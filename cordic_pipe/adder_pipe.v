==> flow/design.v <==
module D_trigger1(clk,reset,D,Q);
input clk,reset;
input  D;
output reg  Q;
always@(posedge clk) begin
  if(~reset) begin
    Q <= 1'b0;
  end
  else begin 
    Q <= D;
  end
end
endmodule
module D_trigger4(clk,reset,D,Q);
input clk,reset;
input [3:0] D;
output reg [3:0] Q;
always@(posedge clk) begin
  if(~reset) begin
    Q <= 4'b0;
  end
  else begin 
    Q <= D;
  end
end
endmodule
module D_trigger10(clk,reset,D,Q);
input clk,reset;
input [9:0] D;
output reg [9:0] Q;
always@(posedge clk) begin
  if(~reset) begin
    Q <= 10'b0;
  end
  else begin 
    Q <= D;
  end
end
endmodule
module D_trigger16(clk,reset,D,Q);
input clk,reset;
input [15:0] D;
output reg [15:0] Q;
always@(posedge clk) begin
  if(~reset) begin
    Q <= 16'b0;
  end
  else begin 
    Q <= D;
  end
end
endmodule
module Double_DT(clk,reset,D0,D1,Q0,Q1);
  input clk,reset;
  input [3:0] D0,D1;
  output [3:0] Q0,Q1;
  D_trigger4 d0(clk,reset,D0,Q0);
  D_trigger4 d2(clk,reset,D1,Q1);
endmodule
module adder4(add1,add2,carry_in,sum,carry_out);
input [3:0] add1,add2;
input carry_in;
output [3:0] sum;
output carry_out;
assign {carry_out,sum} = add1+add2+carry_in;
endmodule
module adder_pipe(clk,reset,a1,a2,b,sign);
  input clk,reset;
  input [15:0] a1,a2;
  input sign;
  output [15:0] b;
  wire [3:0] carry;
  wire [3:0] temp_pre1 [0:5];
  wire [3:0] temp_pre2 [0:5];
  wire [3:0] temp_pos  [0:5];
  wire [3:0] temp_carry;
  wire [15:0]temp_a2 = (sign == 1)?~a2:a2;
  adder4 A_0(a1[3:0],temp_a2[3:0],sign,temp_pos[0],temp_carry[0]);
  D_trigger1 tc0(clk,reset,temp_carry[0],carry[0]);
  D_trigger4 D00(clk,reset,temp_pos[0],temp_pos[1]);
  D_trigger4 D01(clk,reset,temp_pos[1],temp_pos[2]);
  D_trigger4 D02(clk,reset,temp_pos[2],b[3:0]);
  Double_DT D10(clk,reset,a1[7:4],temp_a2[7:4],temp_pre1[0],temp_pre2[0]);
  adder4 A_1(temp_pre1[0],temp_pre2[0],carry[0],temp_pos[3],temp_carry[1]);
  D_trigger1 tc1(clk,reset,temp_carry[1],carry[1]);
  D_trigger4 D11(clk,reset,temp_pos[3],temp_pos[4]);
  D_trigger4 D12(clk,reset,temp_pos[4],b[7:4]);
  Double_DT D20(clk,reset,a1[11:8],temp_a2[11:8],temp_pre1[1],temp_pre2[1]);
  Double_DT D21(clk,reset,temp_pre1[1],temp_pre2[1],temp_pre1[2],temp_pre2[2]);
  adder4 A_2(temp_pre1[2],temp_pre2[2],carry[1],temp_pos[5],temp_carry[2]);
  D_trigger1 tc2(clk,reset,temp_carry[2],carry[2]);
  D_trigger4 D22(clk,reset,temp_pos[5],b[11:8]);
  Double_DT D30(clk,reset,a1[15:12],temp_a2[15:12],temp_pre1[3],temp_pre2[3]);
  Double_DT D31(clk,reset,temp_pre1[3],temp_pre2[3],temp_pre1[4],temp_pre2[4]);
  Double_DT D32(clk,reset,temp_pre1[4],temp_pre2[4],temp_pre1[5],temp_pre2[5]);
  adder4 A_3(temp_pre1[5],temp_pre2[5],carry[2],b[15:12],temp_carry[3]);
  D_trigger1 tc3(clk,reset,temp_carry[3],carry[3]);
endmodule
Reports on adder_pipe. Tool output for the design above, in the order of the flow. Line numbers count from 1 in the design file above. Operators carry their Yosys type and port widths (W data, S select, Z words). A cell with n/a has no value.

Design top: adder_pipe. Clock port: clk. Standard-cell library: sky130hd. Corner: tt_025C_1v80.

Word-level counts. Counts by Yosys on the flattened word-level netlist (proc, flatten, opt, wreduce). Print and check cells are left out. Cells with the same type and inputs are merged into one.

The entry for register bits after elaboration reads 75. For bits in latches the number is 0. The entry for memory bits (writable) reads 0. Memory bits (read-only): 0. The entry for word width x clocked read ports reads 0. The figure for memories is 0. For input bits the number is 35. For output and inout bits the number is 16.

The figure for add/sub/neg operators is 8. The entry for multiply operators reads 0. The figure for divide/modulo/power cells is 0. For magnitude comparators the number is 0. The figure for equality and inequality tests is 0. Under shifts and indexed selects stands 0. For mux-type cells the number is 1. The figure for bitwise operators is 1. The entry for reductions and logical operators reads 0.

Operators with widths (count): $not A16 Y16 (1); $mux W16 (1); $add A4 B4 Y5 (3); $add A5 B1 Y5 (3); $add A4 B1 Y4 (1); $add A4 B4 Y4 (1).

Logic depth. Yosys ltp: most cells in a row. Word level: on the elaborated netlist, between registers, memories and ports. Mapped: between sequential cells and ports; inverters and the memories' decode and read muxes count.

For word-level depth the number is 4. The entry for ABC_AREA reads 0. Under gate-level depth with buffers stands 7. For depth with buffers taken out the number is 6.

Netlist. Source: synth_stat.txt of the flow (Yosys; design flattened, memories mapped). It holds for the ABC_AREA given above (unset counts as 0); a run with the other value may have another netlist.

For mapped cells the number is 236. For cell area after synthesis the number is 0.0026926 mm². The figure for area of sequential cells is 0.0015014 mm². Flip-flop cells: 75. For buffer cells the number is 10.

Cells by type (count): sky130_fd_sc_hd__dfxtp_1 (75); sky130_fd_sc_hd__and2_1 (65); sky130_fd_sc_hd__xor2_1 (18); sky130_fd_sc_hd__fa_1 (7); sky130_fd_sc_hd__ha_1 (11); sky130_fd_sc_hd__inv_1 (16); sky130_fd_sc_hd__nor2b_1 (9); sky130_fd_sc_hd__o21a_1 (6); sky130_fd_sc_hd__clkbuf_1 (8); sky130_fd_sc_hd__xnor2_1 (3); sky130_fd_sc_hd__a21oi_1 (5); sky130_fd_sc_hd__a21o_1 (3); sky130_fd_sc_hd__mux2_4 (1); sky130_fd_sc_hd__nor3b_1 (2); sky130_fd_sc_hd__buf_6 (1); sky130_fd_sc_hd__nand3_2 (1); sky130_fd_sc_hd__and3b_1 (1); sky130_fd_sc_hd__buf_4 (1).

Not listed: further types 3, cells in them 3. The figures by module come from a second, unflattened synthesis with its own total; it is not the netlist above.

For cells (unflattened synthesis) the number is 232. Under area total of the unflattened synthesis stands 0.0027176 mm².

Rows give one instance, submodules left out.

By module: D_trigger4 (times used 18, cells 8, area 0.0001051 mm², seq. area 0.0000801 mm²); adder4 (times used 4, cells 16, area 0.0001439 mm², seq. area 0 mm²); adder_pipe (times used 1, cells 18, area 0.0001714 mm², seq. area 0 mm²); D_trigger1 (times used 3, cells 2, area 0.0000263 mm², seq. area 0.00002 mm²); Double_DT (times used 6, cells 0, area 0 mm², seq. area 0 mm²).

Timing after synthesis. Source: OpenSTA report_checks on the synthesized netlist (no wires, ideal clock, input and output delay 20% of the period each), path of least setup slack; recovery checks are left aside. Register names are those of the netlist, which keeps one name where synthesis merged equal registers.

Path kind: register to output. Start point: reg tc2.Q. End point: out b[14]. The figure for clock period is 2160 ps. For time at the first pin the number is 0 ps. Arrival: 1414 ps. Required time: 1728 ps. The figure for slack is 314 ps. Path delay: 1414 ps. For stages the number is 5. Period reached after synthesis: 1846 ps.

"path delay" is the arrival time less input delay plus setup time. At an output port there is no setup time. "stages": output pins that drive a net of the path, with the launching flip-flop's if there is one; two outputs of one cell count as two. "period reached after synthesis" = period - worst setup slack (recovery checks aside). The figure is calculated, with input and output delays left at 20% of the set period. The rows between start and end are the longest chain of elaborated cells between them; the timing report does not say that the signal goes this way. Where chains are equally long, one stands for them. A line is the first line of the expression or statement that the cell stems from. Yosys adds cells for indexed reads and writes and turns some case tables into memories.

Cell sequence: sky130_fd_sc_hd__dfxtp_1 sky130_fd_sc_hd__inv_1 sky130_fd_sc_hd__fa_1 sky130_fd_sc_hd__fa_1 sky130_fd_sc_hd__xnor2_1. The entry for cells in the longest elaborated chain reads 1.

Ends and longest elaborated chain, after synthesis: from (decl) (line 4) `output reg  Q;`; from (assign) (line 7) `Q <= 1'b0;`; from (assign) (line 10) `Q <= D;`; $add A4 B1 Y4 (line 65) `assign {carry_out,sum} = add1+add2+carry_in;`; to (decl) (line 71) `output [15:0] b;`.

Worst path after layout. Path of least setup slack in the final report of run A (OpenROAD, finished layout, wires in). Where an end is a register, its clock arrival counts in the times. The report prints the path's times to 10 ps; the period is as set.

Path kind: register to output. Start point: reg tc2.Q. End point: out b[13]. The figure for clock period is 1600 ps. For time at the first pin the number is 320 ps. Arrival: 1760 ps. Required time: 1280 ps. The figure for slack is -480 ps. For stages the number is 6.

The rows between start and end are the longest chain of elaborated cells between them; the timing report does not say that the signal goes this way. Where chains are equally long, one stands for them.

Cell sequence: sky130_fd_sc_hd__dfxtp_2 sky130_fd_sc_hd__inv_2 sky130_fd_sc_hd__fa_2 sky130_fd_sc_hd__fa_2 sky130_fd_sc_hd__inv_2 sky130_fd_sc_hd__buf_6. The entry for cells in the longest elaborated chain reads 1.

Ends and longest elaborated chain, post-layout: from (decl) (line 4) `output reg  Q;`; from (assign) (line 7) `Q <= 1'b0;`; from (assign) (line 10) `Q <= D;`; $add A4 B1 Y4 (line 65) `assign {carry_out,sum} = add1+add2+carry_in;`; to (decl) (line 71) `output [15:0] b;`.

Subject: flow runs of adder_pipe

Hi,

adder_pipe through Yosys and OpenROAD on sky130hd: 2 stored runs, unordered, with their settings and measured results. The constraints put input and output delay at 20% of the set period each and load the outputs with 0.01 pF. "period achieved" is the run's clock period less its worst setup slack. It is reckoned from that one timing run; input and output delays stay at 20% of the period that was set. "time of the worst setup path" means the part of the period allowed to the worst setup path (the constraints hold back 20% at inputs and 20% at outputs) less its slack; where the path has registers, the arrival times of their clocks count too. "total power of the final layout" rests on the timing tool's default activity at the inputs, not on a simulated workload. "time of the worst setup path" is known to 10 ps.

Files of run A:
==> flow/run.sh <==
#!/bin/bash
# the make line also repeats the synthesis and layout settings of config.mk as NAME=value (left out here)
make -C /OpenROAD-flow-scripts/flow DESIGN_CONFIG=/design/flow/config.mk WORK_HOME=/design/flow/orfs CLKGATE_MAP_FILE= finish
==> flow/config.mk <==
export PLATFORM = sky130hd
export DESIGN_NAME = adder_pipe
export DESIGN_NICKNAME = adder_pipe
export VERILOG_FILES = /design/flow/design.v
export SDC_FILE = /design/flow/constraint.sdc
export NUM_CORES = 4
export LEC_CHECK = 0
export CAP_MARGIN = 40
export CELL_PAD_IN_SITES_DETAIL_PLACEMENT = 0
export CELL_PAD_IN_SITES_GLOBAL_PLACEMENT = 0
export CORE_MARGIN = 4
export CORE_UTILIZATION = 53
export CTS_CLUSTER_SIZE = 89
export GPL_ROUTABILITY_DRIVEN = 0
export HOLD_SLACK_MARGIN = 0.11
export MIN_ROUTING_LAYER = met2
export SETUP_SLACK_MARGIN = 0.45
export SLEW_MARGIN = 20
==> flow/constraint.sdc <==
create_clock -name core_clock -period 1.6 [get_ports {clk}]
set_input_delay 0.3200 -clock core_clock [delete_from_list [all_inputs] [get_ports {clk}]]
set_output_delay 0.3200 -clock core_clock [all_outputs]
set_load 0.01 [all_outputs]

Results of run A. The total power of the final layout reads 3980 µW. The measured die area is 0.0062845 mm². The standard-cell area of the final layout comes to 0.003641 mm². The measured netlist area reported by Yosys is 0.0026926 mm². For the summed negative setup slack the run shows -1456 ps. The smallest setup slack reads -481 ps. The time of the worst setup path is 1760 ps. Worst path kind: register to output. The period achieved is 2081 ps. For the worst-case hold slack the run shows 387 ps. The post-route utilization is 0.756.

Files of run B:
==> flow/run.sh <==
#!/bin/bash
# the make line also repeats the synthesis and layout settings of config.mk as NAME=value (left out here)
make -C /OpenROAD-flow-scripts/flow DESIGN_CONFIG=/design/flow/config.mk WORK_HOME=/design/flow/orfs CLKGATE_MAP_FILE= finish
==> flow/config.mk <==
export PLATFORM = sky130hd
export DESIGN_NAME = adder_pipe
export DESIGN_NICKNAME = adder_pipe
export VERILOG_FILES = /design/flow/design.v
export SDC_FILE = /design/flow/constraint.sdc
export NUM_CORES = 4
export LEC_CHECK = 0
export CAP_MARGIN = 20
export CELL_PAD_IN_SITES_DETAIL_PLACEMENT = 1
export CORE_MARGIN = 2
export CORE_UTILIZATION = 17
export CTS_CLUSTER_SIZE = 88
export PLACE_DENSITY_LB_ADDON = 0.24
export SLEW_MARGIN = 20
export TNS_END_PERCENT = 80
==> flow/constraint.sdc <==
create_clock -name core_clock -period 2.4 [get_ports {clk}]
set_input_delay 0.4800 -clock core_clock [delete_from_list [all_inputs] [get_ports {clk}]]
set_output_delay 0.4800 -clock core_clock [all_outputs]
set_load 0.01 [all_outputs]

Results of run B. The total power of the final layout reads 2856 µW. The measured die area is 0.016861 mm². The standard-cell area of the final layout comes to 0.0037298 mm². The measured netlist area reported by Yosys is 0.0026926 mm². For the summed negative setup slack the run shows 0 ps. The smallest setup slack reads 126 ps. The time of the worst setup path is 1790 ps. Worst path kind: register to output. The period achieved is 2274 ps. For the worst-case hold slack the run shows 429 ps. The post-route utilization is 0.238.

Regards
