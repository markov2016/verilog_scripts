==> flow/design.v <==
module D_trigger1(clk,reset,D,Q);
input clk,reset;
input  D;
output reg  Q;
always@(posedge clk) begin
  if(~reset) begin
    Q <= 1'b0;
  end
  else begin 
    Q <= D;
  end
end
endmodule
module D_trigger4(clk,reset,D,Q);
input clk,reset;
input [3:0] D;
output reg [3:0] Q;
always@(posedge clk) begin
  if(~reset) begin
    Q <= 4'b0;
  end
  else begin 
    Q <= D;
  end
end
endmodule
module D_trigger10(clk,reset,D,Q);
input clk,reset;
input [9:0] D;
output reg [9:0] Q;
always@(posedge clk) begin
  if(~reset) begin
    Q <= 10'b0;
  end
  else begin 
    Q <= D;
  end
end
endmodule
module D_trigger16(clk,reset,D,Q);
input clk,reset;
input [15:0] D;
output reg [15:0] Q;
always@(posedge clk) begin
  if(~reset) begin
    Q <= 16'b0;
  end
  else begin 
    Q <= D;
  end
end
endmodule
module Double_DT(clk,reset,D0,D1,Q0,Q1);
  input clk,reset;
  input [3:0] D0,D1;
  output [3:0] Q0,Q1;
  D_trigger4 d0(clk,reset,D0,Q0);
  D_trigger4 d2(clk,reset,D1,Q1);
endmodule
module buffer_ROM(clk,reset,wen,index_qua,index_cor,Q,XM0,YM0,XR0,YR0,index_cor0,wen_trans0);
  input clk,reset,wen;
  input [2:0] index_qua;
  input [6:0] index_cor;
  input [47:0] Q;
  output reg [15:0] XM0,YM0,XR0,YR0;
  output reg [9:0] index_cor0;
  output wen_trans0;
  D_trigger1 d0(clk,1'b1,wen,wen_trans0);
  always@(posedge clk)begin
    if(~reset) begin
      XM0 <= 16'b0;YM0 <= 16'b0;XR0 <= 16'b0;YR0 <= 16'b0;
      index_cor0 <= 10'b0;
    end
    else begin
      XM0[15:0] <= Q[47:32];
      YM0[15:0] <= Q[23: 8];
      XR0[7:0] <= Q[31:24];XR0[15:8] <= 8'b0;
      YR0[7:0] <= Q[7 : 0];YR0[15:8] <= 8'b0;
      index_cor0[6:0] <= index_cor;
      index_cor0[9:7] <= index_qua;
    end 
  end
endmodule
module buffer_cordic_cell(clk,reset,index_cor,index_cor_,XR__,YR__,XR_,YR_);
  input [10:0] index_cor;
  input [15:0] XR__,YR__;
  input  clk,reset;
  output [10:0] index_cor_;
  output [15:0] XR_,YR_;  
  wire [10:0] index_cor0,index_cor1,index_cor2,index_cor3;
  D_trigger10 ti0(clk,reset,index_cor ,index_cor0);
  D_trigger10 ti1(clk,reset,index_cor0,index_cor1);
  D_trigger10 ti2(clk,reset,index_cor1,index_cor2);
  D_trigger10 ti3(clk,reset,index_cor2,index_cor3);
  D_trigger10 ti4(clk,reset,index_cor3,index_cor_);
  wire [15:0] XR_0,XR_1,XR_2,XR_3;
  D_trigger16 tx0(clk,reset,XR__,XR_0);
  D_trigger16 tx1(clk,reset,XR_0,XR_1);
  D_trigger16 tx2(clk,reset,XR_1,XR_2);
  D_trigger16 tx3(clk,reset,XR_2,XR_3);
  D_trigger16 tx4(clk,reset,XR_3,XR_);
  wire [15:0] YR_0,YR_1,YR_2,YR_3;
  D_trigger16 ty0(clk,reset,YR__,YR_0);
  D_trigger16 ty1(clk,reset,YR_0,YR_1);
  D_trigger16 ty2(clk,reset,YR_1,YR_2);
  D_trigger16 ty3(clk,reset,YR_2,YR_3);
  D_trigger16 ty4(clk,reset,YR_3,YR_);
endmodule
Tool chain data of buffer_cordic_cell:

Tool output for the design above, in the order of the flow.
Line numbers count from 1 in the design file above.
Library cell names are shortened.
Not given: --

* design top: buffer_cordic_cell
* clock input: clk
* standard-cell library: sky130hd
* corner: tt_025C_1v80

Word level:

Yosys after proc, flatten, opt, wreduce and memory -nomap, before mapping. Enables and synchronous resets that opt folds into registers are not counted as muxes. Memory bits, and registers merged into a memory's read port (data or address), are not among the register bits. Print and check cells are not counted. Equal cells are merged and count once.

* flip-flop bits (word level): 210
* bits in latches: 0
* bits in writable memories: 0
* bits in read-only memories: 0
* word width x clocked read ports: 0
* memory cells: 0
* input port bits: 45
* output and inout port bits: 43
* word-level cells: 15

* add/subtract/negate cells: 0
* $mul: 0
* div/mod/pow operators: 0
* $lt $le $gt $ge: 0
* equality and inequality tests: 0
* shift operators: 0
* multiplexer cells: 0
* bitwise logic cells: 0
* reductions and logical operators: 0

Depth:

Yosys ltp: most cells in a row. Word level: on the elaborated netlist, between registers, memories and ports. Mapped: between sequential cells and ports; inverters and the memories' decode and read muxes count.

* depth in word-level cells: 0
* ABC_AREA: 0
* mapped depth: 3

Mapped cells and area:

The flow's flattened synthesis, as Yosys stat reports it; memories are mapped. The netlist is that of the ABC_AREA named above (0 if unset); the other value can give another one.
The area totals of this step are shown rounded.

Cell types
* dfxtp_1: count 210, area in all 4.2E+03 µm²
* and2_1: count 197, area in all 1.23E+03 µm²
* clkbuf_2: count 20, area in all 100.096 µm²
* and2_2: count 13, area in all 97.594 µm²
* clkbuf_4: count 2, area in all 15.014 µm²
* buf_4: count 1, area in all 7.507 µm²
* buf_2: count 1, area in all 5.005 µm²
* conb_1: count 1, area in all 3.754 µm²

* cells in the netlist: 445
* synthesis area: 5670 µm²
* sequential part of the area: 4200 µm²
* flip-flop cells: 210
* buffer cells: 24

By module: a second synthesis without flattening, with its own total; a netlist apart from the flattened one above.

* cell total of the unflattened synthesis: 432
* area (unflattened synthesis): 5790 µm²

Rows give one instance, submodules left out.

By module
* D_trigger16: times used 10, cells 33, area 447 µm²
* D_trigger10: times used 5, cells 20, area 263 µm²
* buffer_cordic_cell: times used 1, cells 2, area 11.3 µm²

Timing after synthesis:

OpenSTA on the mapped netlist: ideal clock, no wires. The path of least setup slack (recovery checks aside). Input and output delay are each 20% of the period. Register names are those of the netlist, which keeps one name where synthesis merged equal registers.

* kind: input port to flip-flop
* start: in reset
* end: reg ti2.Q[8]
* period: 1.28 ns
* time at the first pin: 0.256 ns
* arrival: 0.703 ns
* required time: 1.164 ns
* slack: 0.461 ns
* path delay: 0.563 ns
* stages on the path: 3
* period reached after synthesis: 0.819 ns

"path delay" = arrival - input delay + setup time.
"stages on the path": output pins that drive a net of the path, with the launching flip-flop's if there is one; two outputs of one cell count as two.
"period reached after synthesis" = period - worst setup slack (recovery checks aside). The figure is calculated, with input and output delays left at 20% of the set period.

* cell sequence: clkbuf_4 > clkbuf_2 > and2_2
* length of the longest elaborated chain: 0

RTL lines, path post-synthesis
* start: declaration: line 87 `input  clk,reset;`
* end: assignment: line 33 `Q <= 10'b0;`
* end: assignment: line 36 `Q <= D;`
* end: declaration: line 30 `output reg [9:0] Q;`

Path in the finished layout:

From the final timing report of job 1: the path of least setup slack in the routed layout; clock arrival at registers is part of the times.

* kind: flip-flop to output port
* start: reg ti4.Q[8]
* end: out index_cor_[8]
* period: 0.722 ns
* external output delay: 0.14 ns
* time at the first pin: 0.50 ns
* arrival: 0.94 ns
* required time: 0.58 ns
* slack: -0.36 ns
* stages on the path: 2

* cell sequence: dfxtp_2 > buf_6
* length of the longest elaborated chain: 0

RTL lines, path post-layout
* start: declaration: line 30 `output reg [9:0] Q;`
* start: assignment: line 33 `Q <= 10'b0;`
* start: assignment: line 36 `Q <= D;`
* end: declaration: line 88 `output [10:0] index_cor_;`

Subject: buffer_cordic_cell on sky130hd, stored results

Hello all,

buffer_cordic_cell through Yosys and OpenROAD on sky130hd: 2 stored runs, unordered, with their settings and measured results. The constraints put input and output delay at 20% of the set period each and load the outputs with 0.01 pF.
"clock period reached" is the run's clock period less its worst setup slack. It is reckoned from that one timing run; input and output delays stay at 20% of the period that was set.
"allowed time less slack (worst setup path)" is the time allowed to the run's worst setup path (the clock period less input and output delay, where it has them) less its slack. Clock arrival times count: a late capture clock shortens it, a late launch clock lengthens it.
By "total power of the final layout" is meant OpenSTA's value without simulated activity: inputs other than the clock are taken to toggle once in ten clock periods, and the tool carries that through the logic.
Measured values are rounded.

### Job 1

Settings: `period_ns=0.722`, `CORE_UTILIZATION=21`, `SETUP_SLACK_MARGIN=-0.06`, `PLACE_DENSITY_LB_ADDON=0.06`, `GPL_TIMING_DRIVEN=0`, `CTS_CLUSTER_DIAMETER=33`, `CAP_MARGIN=20`, `CORE_MARGIN=2`, `SLEW_MARGIN=20`

- Total power of the final layout: 0.0314 W
- Area of the die: 28300 µm²
- Netlist area reported by Yosys: 5670 µm²
- Standard-cell area after routing: 8320 µm²
- Worst hold slack in the final report: 0.195 ns
- Setup slack of the critical path: -0.361 ns
- Allowed time less slack (worst setup path): 0.94 ns
- Critical path type: flip-flop to output port
- Final setup TNS: -14.4 ns
- Final utilization: 31.1 %
- Clock period reached: 1.083 ns

### Job 2

Settings: `period_ns=1.36`, `CORE_UTILIZATION=25`, `PLACE_DENSITY_LB_ADDON=0.02`, `CORE_ASPECT_RATIO=0.78`, `CELL_PAD_IN_SITES_DETAIL_PLACEMENT=1`, `GPL_ROUTABILITY_DRIVEN=0`, `SLEW_MARGIN=40`, `MAX_ROUTING_LAYER=met5`, `CAP_MARGIN=20`, `CORE_MARGIN=2`

- Total power of the final layout: 0.0129 W
- Area of the die: 23900 µm²
- Netlist area reported by Yosys: 5670 µm²
- Standard-cell area after routing: 7550 µm²
- Worst hold slack in the final report: 0.303 ns
- Setup slack of the critical path: 0.053 ns
- Allowed time less slack (worst setup path): 1.03 ns
- Critical path type: flip-flop to output port
- Final setup TNS: 0.000 ns
- Final utilization: 34.1 %
- Clock period reached: 1.307 ns

Thanks
